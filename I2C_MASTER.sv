==> flow/design.v <==
`timescale 1ns / 1ps
module i2c_master( input clk, rst , newd,
input [6:0] addr,
input op, 
inout sda,
output scl,
input [7:0] din,
output [7:0] dout,
output reg busy, ack_err, done
);
reg scl_t = 0;
reg sda_t = 0;
parameter sys_freq = 40000000;  
parameter i2c_freq = 100000;   
parameter clk_count4 = (sys_freq/i2c_freq); 
parameter clk_count1 = clk_count4/4;  
integer count1 = 0;
reg i2c_clk = 0;
reg [1:0] pulse = 0;
always@(posedge clk)
begin
      if(rst)
       begin
       pulse <= 0;
       count1 <= 0;
       end
       else if (busy == 1'b0)  
        begin
        pulse <= 0;
        count1 <= 0;
        end
      else if(count1  == clk_count1 - 1)
       begin
       pulse <= 1;
       count1 <= count1 + 1;
       end
      else if(count1  == clk_count1*2 - 1)
       begin
       pulse <= 2;
       count1 <= count1 + 1;
       end
      else if(count1  == clk_count1*3 - 1)
       begin
       pulse <= 3;
       count1 <= count1 + 1;
       end
      else if(count1  == clk_count1*4 - 1)
       begin
       pulse <= 0;
       count1 <= 0;
       end
      else
       begin
       count1 <= count1 + 1;
       end
end
reg [3:0] bitcount = 0;
reg [7:0] data_addr   = 0, data_tx = 0;
reg r_ack = 0;
reg [7:0] rx_data = 0;
reg sda_en = 0;
typedef enum logic [3:0] {idle = 0, start = 1, write_addr = 2, ack_1 = 3, write_data = 4, read_data = 5, stop = 6, ack_2 =7, master_ack = 8} state_type;
state_type state = idle;
always@(posedge clk)
begin
 if(rst)
   begin
    bitcount   <= 0;
    data_addr  <= 0;
    data_tx    <= 0;
    scl_t <= 1;
    sda_t <= 1;
    state <= idle;
    busy  <= 1'b0;
    ack_err <= 1'b0;
    done    <= 1'b0;
   end
else
   begin
                case(state)
                      idle:
                      begin
                            done  <= 1'b0;
                            if(newd == 1'b1)
                               begin
                               data_addr  <= {addr,op};
                               data_tx    <= din;
                               busy  <= 1'b1;
                               state <= start;
                               ack_err <= 1'b0;
                               end
                            else
                               begin
                               data_addr  <= 0;
                               data_tx    <= 0;
                               busy  <= 1'b0;
                               state <= idle;
                               ack_err <= 1'b0;
                               end
                      end
                     start: 
                     begin
                         sda_en <= 1'b1;  
                         case(pulse)
                         0: begin scl_t <= 1'b1; sda_t <= 1'b1; end
                         1: begin scl_t <= 1'b1; sda_t <= 1'b1; end
                         2: begin scl_t <= 1'b1; sda_t <= 1'b0; end
                         3: begin scl_t <= 1'b1; sda_t <= 1'b0; end
                         endcase
                             if(count1  == clk_count1*4 - 1)
                             begin
                                state <= write_addr;
                                scl_t <= 1'b0;
                             end
                             else
                                state <= start;
                     end
                   write_addr: 
                   begin
                      sda_en <= 1'b1;   
                      if(bitcount <= 7)
                         begin
                                 case(pulse)
                                 0: begin scl_t <= 1'b0; sda_t <= 1'b0; end
                                 1: begin scl_t <= 1'b0; sda_t <= data_addr[7 - bitcount]; end
                                 2: begin scl_t <= 1'b1;  end
                                 3: begin scl_t <= 1'b1;  end
                                 endcase
                                 if(count1  == clk_count1*4 - 1)
                                 begin
                                    state <= write_addr;
                                    scl_t <= 1'b0;
                                    bitcount <= bitcount + 1;
                                 end
                                 else
                                 begin
                                    state <= write_addr;
                                 end
                         end
                      else
                        begin
                        state <= ack_1;
                        bitcount <= 0;
                        sda_en <= 1'b0;
                        end
                   end   
                   ack_1 : 
                   begin
                        sda_en <= 1'b0;  
                                case(pulse)
                                 0: begin scl_t <= 1'b0; sda_t <= 1'b0; end
                                 1: begin scl_t <= 1'b0; sda_t <= 1'b0; end
                                 2: begin scl_t <= 1'b1; sda_t <= 1'b0; r_ack <= sda; end  
                                 3: begin scl_t <= 1'b1;  end
                                 endcase
                       if(count1  == clk_count1*4 - 1)
                                  begin
                                      if(r_ack == 1'b0 && data_addr[0] == 1'b0)
                                        begin
                                        state <= write_data;
                                        sda_t <= 1'b0;
                                        sda_en <= 1'b1;  
                                        bitcount <= 0;
                                        end
                                      else if (r_ack == 1'b0 && data_addr[0] == 1'b1)
                                      begin
                                        state <= read_data;
                                        sda_t <= 1'b1;
                                        sda_en <= 1'b0;  
                                        bitcount <= 0;
                                      end
                                      else
                                      begin
                                        state <= stop;
                                        sda_en <= 1'b1;  
                                        ack_err <= 1'b1;
                                      end
                                  end
                                 else
                                  begin
                                    state <= ack_1;
                                  end
                   end
                 write_data: 
                 begin
                  if(bitcount <= 7)
                         begin
                                 case(pulse)
                                 0: begin scl_t <= 1'b0;   end
                                 1: begin scl_t <= 1'b0;sda_en <= 1'b1; sda_t <= data_tx[7 - bitcount];                                  end
                                 2: begin scl_t <= 1'b1;  end
                                 3: begin scl_t <= 1'b1;  end
                                 endcase
                                 if(count1  == clk_count1*4 - 1)
                                 begin
                                    state <= write_data;
                                    scl_t <= 1'b0;
                                    bitcount <= bitcount + 1;
                                 end
                                 else
                                 begin
                                    state <= write_data;
                                 end
                         end
                      else
                        begin
                        state <= ack_2;
                        bitcount <= 0;
                        sda_en <= 1'b0;  
                        end
                 end 
                 read_data: 
                 begin
                 sda_en <= 1'b0;  
                 if(bitcount <= 7)
                         begin
                                 case(pulse)
                                 0: begin scl_t <= 1'b0; sda_t <= 1'b0; end
                                 1: begin scl_t <= 1'b0; sda_t <= 1'b0; end
                                 2: begin scl_t <= 1'b1; rx_data[7:0] <= (count1 == 200) ? {rx_data[6:0],sda} : rx_data; end
                                 3: begin scl_t <= 1'b1;  end
                                 endcase
                                 if(count1  == clk_count1*4 - 1)
                                 begin
                                    state <= read_data;
                                    scl_t <= 1'b0;
                                    bitcount <= bitcount + 1;
                                 end
                                 else
                                 begin
                                    state <= read_data;
                                 end
                         end
                      else
                        begin
                        state <= master_ack;
                        bitcount <= 0;
                        sda_en <= 1'b1;  
                        end
                 end
                 master_ack : 
                   begin
                      sda_en <= 1'b1;
                                case(pulse)
                                 0: begin scl_t <= 1'b0; sda_t <= 1'b1; end
                                 1: begin scl_t <= 1'b0; sda_t <= 1'b1; end
                                 2: begin scl_t <= 1'b1; sda_t <= 1'b1; end 
                                 3: begin scl_t <= 1'b1; sda_t <= 1'b1; end
                                 endcase
                       if(count1  == clk_count1*4 - 1)
                                  begin
                                      sda_t <= 1'b0;
                                      state <= stop;
                                      sda_en <= 1'b1;  
                                  end
                                 else
                                  begin
                                    state <= master_ack;
                                  end
                   end
                  ack_2 : 
                   begin
                     sda_en <= 1'b0;  
                                case(pulse)
                                 0: begin scl_t <= 1'b0; sda_t <= 1'b0; end
                                 1: begin scl_t <= 1'b0; sda_t <= 1'b0; end
                                 2: begin scl_t <= 1'b1; sda_t <= 1'b0; r_ack <= sda; end  
                                 3: begin scl_t <= 1'b1;  end
                                 endcase
                       if(count1  == clk_count1*4 - 1)
                                  begin
                                      sda_t <= 1'b0;
                                      sda_en <= 1'b1;  
                                      if(r_ack == 1'b0 )
                                        begin
                                        state <= stop;
                                        ack_err <= 1'b0;
                                        end
                                      else
                                        begin
                                        state <= stop;
                                        ack_err <= 1'b1;
                                        end
                                  end
                                 else
                                  begin
                                    state <= ack_2;
                                  end
                   end
                   stop: 
                     begin
                     sda_en <= 1'b1;  
                         case(pulse)
                         0: begin scl_t <= 1'b1; sda_t <= 1'b0; end
                         1: begin scl_t <= 1'b1; sda_t <= 1'b0; end
                         2: begin scl_t <= 1'b1; sda_t <= 1'b1; end
                         3: begin scl_t <= 1'b1; sda_t <= 1'b1; end
                         endcase
                             if(count1  == clk_count1*4 - 1)
                             begin
                                state <= idle;
                                scl_t <= 1'b0;
                                busy <= 1'b0;
                                sda_en <= 1'b1;  
                                done   <= 1'b1;
                             end
                             else
                                state <= stop;
                     end
                 default : state <= idle;
               endcase
   end
end
assign sda = (sda_en == 1) ? (sda_t == 0) ? 1'b0 : 1'b1 : 1'bz;  
assign scl = scl_t;
assign dout = rx_data;
endmodule
### Step by step through the tools: i2c_master

What the tools print for i2c_master, step after step.
Lines are those of the file above, counted from 1.
Operators: Yosys type, input widths -> output width; for muxes data width and select width s.
Cell names lack the library's common part.
A cell with -- has no value.

| inputs | value |
|---|---|
| top | i2c_master |
| clock input | clk |
| library | sky130hd |
| timing corner | tt_025C_1v80 |

### Elaborated design

Yosys after proc, flatten, opt, wreduce and memory -nomap, before mapping. Memory bits, and registers merged into a memory's read port (data or address), are not among the register bits. Print and check cells are not counted.

| word-level totals | value |
|---|---|
| bits of input ports | 19 |
| register bits | 73 |
| output and inout bits | 13 |

| cells by class | value |
|---|---|
| magnitude comparators | 1 |
| muxes and demuxes | 71 |
| shift-type cells | 2 |
| reduce/logical cells | 31 |
| $add $sub $neg | 3 |
| equality and inequality tests | 32 |
| bitwise gates (word level) | 4 |

Operator list:

| operator | number |
|---|---|
| $mux 32 | 4 |
| $eq 32x10->1 const B | 2 |
| $eq 32x9->1 const B | 2 |
| $mux 1 | 38 |
| $pmux 4 s9 | 1 |
| $add 32x2->32 const B | 1 |
| $eq 32x8->1 const B | 1 |
| $mux 4 | 7 |
| $ne 2x2->1 const B | 9 |
| $eq 4x3->1 const B | 4 |
| $shiftx 8x5->1 | 2 |
| $mux 8 | 2 |
| $reduce_or 3->1 | 5 |
| $mux 2 | 7 |
| $reduce_or 2->1 | 5 |
| $reduce_and 5->1 | 2 |
| $pmux 1 s2 | 5 |
| $eq 4x2->1 const B | 2 |
| $reduce_bool 4->1 | 2 |
| $reduce_bool 8->1 | 1 |
| $pmux 4 s2 | 1 |
| $pmux 1 s8 | 1 |
| $reduce_and 7->1 | 1 |
| $ne 2x1->1 const B | 3 |
| $ne 3x3->1 const B | 2 |
| $reduce_and 3->1 | 2 |
| $reduce_bool 3->1 | 2 |
| $reduce_bool 6->1 | 1 |

Other operator kinds: 20; their cells: 29.

### Logic depth

Yosys ltp: most cells in a row. Word level: on the elaborated netlist, between registers, memories and ports. Mapped: between sequential cells and ports; inverters and the memories' decode and read muxes count.

| depth | value |
|---|---|
| depth after elaboration | 7 |
| ABC_AREA | 0 |
| depth in mapped cells | 7 |
| gate-level depth less buffers | 6 |

### Netlist

Source: synth_stat.txt of the flow (Yosys; design flattened, memories mapped). It holds for the ABC_AREA given above (unset counts as 0); a run with the other value may have another netlist.
Totals and module areas in this step are rounded.

Cell types:

| type | number | area in all (sq um) |
|---|---|---|
| dfxtp_1 | 63 | 1261.21 |
| edfxtp_1 | 9 | 270.259 |
| xnor2_1 | 25 | 218.96 |
| nor2_1 | 50 | 187.68 |
| a22o_1 | 17 | 148.893 |
| nor4_1 | 19 | 118.864 |
| nand2_1 | 25 | 93.84 |
| mux4_2 | 4 | 90.086 |
| nand3_1 | 17 | 85.082 |
| a21oi_1 | 15 | 75.072 |
| nand4_1 | 12 | 75.072 |
| clkbuf_1 | 16 | 60.058 |
| and3_1 | 9 | 56.304 |
| nor2b_1 | 9 | 56.304 |
| xor2_1 | 6 | 52.55 |
| nor3_1 | 10 | 50.048 |
| mux2i_1 | 4 | 40.038 |
| ha_1 | 3 | 37.536 |

Other cell types: 38; their cells: 84.

| mapped netlist | value |
|---|---|
| flip-flops | 72 |
| synthesis area | 0.003586 sq mm |
| standard cells after synthesis | 397 |
| sequential part of the area | 0.001531 sq mm |

### Timing after synthesis

Path of least setup slack by OpenSTA after synthesis, without wires, with an ideal clock, recovery checks aside; 20% of the period is set as input and as output delay. Where synthesis merged equal registers, the netlist keeps one of their names.

| timing after synthesis | value |
|---|---|
| kind | register to register |
| from | reg count1[19] |
| to | reg rx_data[0] |
| data arrival time | 2.374 ns |
| setup time | 0.395 ns |
| time at the first pin | 0.000 ns |
| period | 3.93 ns |
| driving pins on the path | 7 |
| path delay | 2.769 ns |
| slack | 1.161 ns |
| buffers on the path | 1 |
| synthesis period reached | 2.769 ns |

"path delay" = arrival - input delay + setup time.
"driving pins on the path" counts driving pins, that of a launching flip-flop among them; a cell with two outputs on the path counts twice.
"synthesis period reached" is the clock period less the worst setup slack; recovery checks do not enter. This is arithmetic on one report: input and output delays are still those of the set period (20% each).
The rows between start and end are the longest chain of elaborated cells between them; the timing report does not say that the signal goes this way. Where chains are equally long, one stands for them.
A line is the first line of the expression or statement that the cell stems from. Yosys adds cells for indexed reads and writes and turns some case tables into memories.
A register here has more assigning lines than the two given.

| between the ends, after synthesis | value |
|---|---|
| cells stage by stage | dfxtp_1 or4_1 or2_0 buf_2 nor2_1 nand2_1 nor4_1 |
| length of the longest elaborated chain | 2 |
| elaborated cells between the ends (all ways) | 2 |

Ends and longest elaborated chain, after synthesis:

| element | RTL line | source |
|---|---|---|
| from (decl) | 17 | `integer count1 = 0;` |
| from (assign) | 35 | `count1 <= count1 + 1;` |
| from (assign) | 40 | `count1 <= count1 + 1;` |
| $eq 32x9->1 | 220 | `2: begin scl_t <= 1'b1; rx_data[7:0] <= (count1 == 200) ? {rx_data[6:0],sda} : rx_data; end` |
| $reduce_and 5->1 | -- |  |
| to (assign) | 220 |  |
| to (decl) | 60 | `reg [7:0] rx_data = 0;` |

### Worst path after layout

Path of least setup slack in the final report of stored run 1 (OpenROAD, finished layout, wires in). Where an end is a register, its clock arrival counts in the times.

| timing post-layout | value |
|---|---|
| kind | register to register |
| from | reg count1[21] |
| to | reg bitcount[2] |
| setup time | 0.10 ns |
| time at the first pin | 0.35 ns |
| driving pins on the path | 7 |
| data arrival time | 2.41 ns |
| buffers on the path | 1 |
| period | 1.81 ns |
| slack | -0.35 ns |

The rows between start and end are the longest chain of elaborated cells between them; the timing report does not say that the signal goes this way. Where chains are equally long, one stands for them.
A register here has more assigning lines than the two given.

| between the ends, post-layout | value |
|---|---|
| cells stage by stage | dfxtp_2 or4_4 or2_1 buf_6 o41ai_4 and3_1 mux2_4 |
| length of the longest elaborated chain | 4 |
| elaborated cells between the ends (all ways) | 8 |

Ends and longest elaborated chain, post-layout:

| element | RTL line | source |
|---|---|---|
| from (decl) | 17 | `integer count1 = 0;` |
| from (assign) | 35 | `count1 <= count1 + 1;` |
| from (assign) | 40 | `count1 <= count1 + 1;` |
| $eq 32x10->1 | 129 | `if(count1  == clk_count1*4 - 1)` |
| $mux 4 | 129 |  |
| $mux 4 | 121 | `if(bitcount <= 7)` |
| $pmux 4 s2 | 80 | `case(state)` |
| to (assign) | 133 | `bitcount <= bitcount + 1;` |
| to (assign) | 198 | `bitcount <= bitcount + 1;` |
| to (decl) | 57 | `reg [3:0] bitcount = 0;` |

==> runs of i2c_master <==
Design i2c_master on sky130hd. What follows are 2 stored runs of the flow, each under its own settings; their order means nothing. The constraints put input and output delay at 20% of the set period each and load the outputs with 0.01 pF.
"period achieved" means the clock period less the worst setup slack. The figure is calculated, with input and output delays left at 20% of the set period.
"critical setup path time" is the time allowed to the run's worst setup path (the clock period less input and output delay, where it has them) less its slack. Clock arrival times count: a late capture clock shortens it, a late launch clock lengthens it.
By "total power of the final layout" is meant OpenSTA's value without simulated activity: inputs other than the clock are taken to toggle once in ten clock periods, and the tool carries that through the logic.
Results are given in rounded form.
Among the settings, -- means not set for that run.

| name | stored run 1 | stored run 2 |
|---|---|---|
| period_ns | 1.81 | 4.62 |
| CAP_MARGIN | 20 | 20 |
| CORE_MARGIN | 2 | 2 |
| CORE_UTILIZATION | 40 | 55 |
| SLEW_MARGIN | 20 | 10 |
| SETUP_SLACK_MARGIN | -- | 0.31 |
| PLACE_DENSITY | -- | 0.51 |
| HOLD_SLACK_MARGIN | -- | 0.02 |
| CELL_PAD_IN_SITES_GLOBAL_PLACEMENT | -- | 0 |
| TNS_END_PERCENT | -- | 70 |
| GPL_TIMING_DRIVEN | -- | 0 |
| GPL_ROUTABILITY_DRIVEN | -- | 1 |
| MIN_ROUTING_LAYER | -- | met1 |
| MAX_ROUTING_LAYER | -- | met4 |
| area of the standard cells in the finished layout (sq mm) | 0.005294 | 0.004177 |
| lowest hold slack (ns) | 0.106 | 0.459 |
| final setup TNS (ns) | -8.850 | 0.000 |
| total power of the final layout (W) | 0.003218 | 0.001199 |
| die size (sq mm) | 0.009738 | 0.007182 |
| post-route utilization (%) | 60.7 | 66.2 |
| critical setup path time (ns) | 2.16 | 2.03 |
| kind of the worst setup path | register to register | input to register |
| chip area in the Yosys report (sq mm) | 0.003586 | 0.003586 |
| period achieved (ns) | 2.160 | 2.953 |
| setup slack of the worst path (ns) | -0.350 | 1.667 |
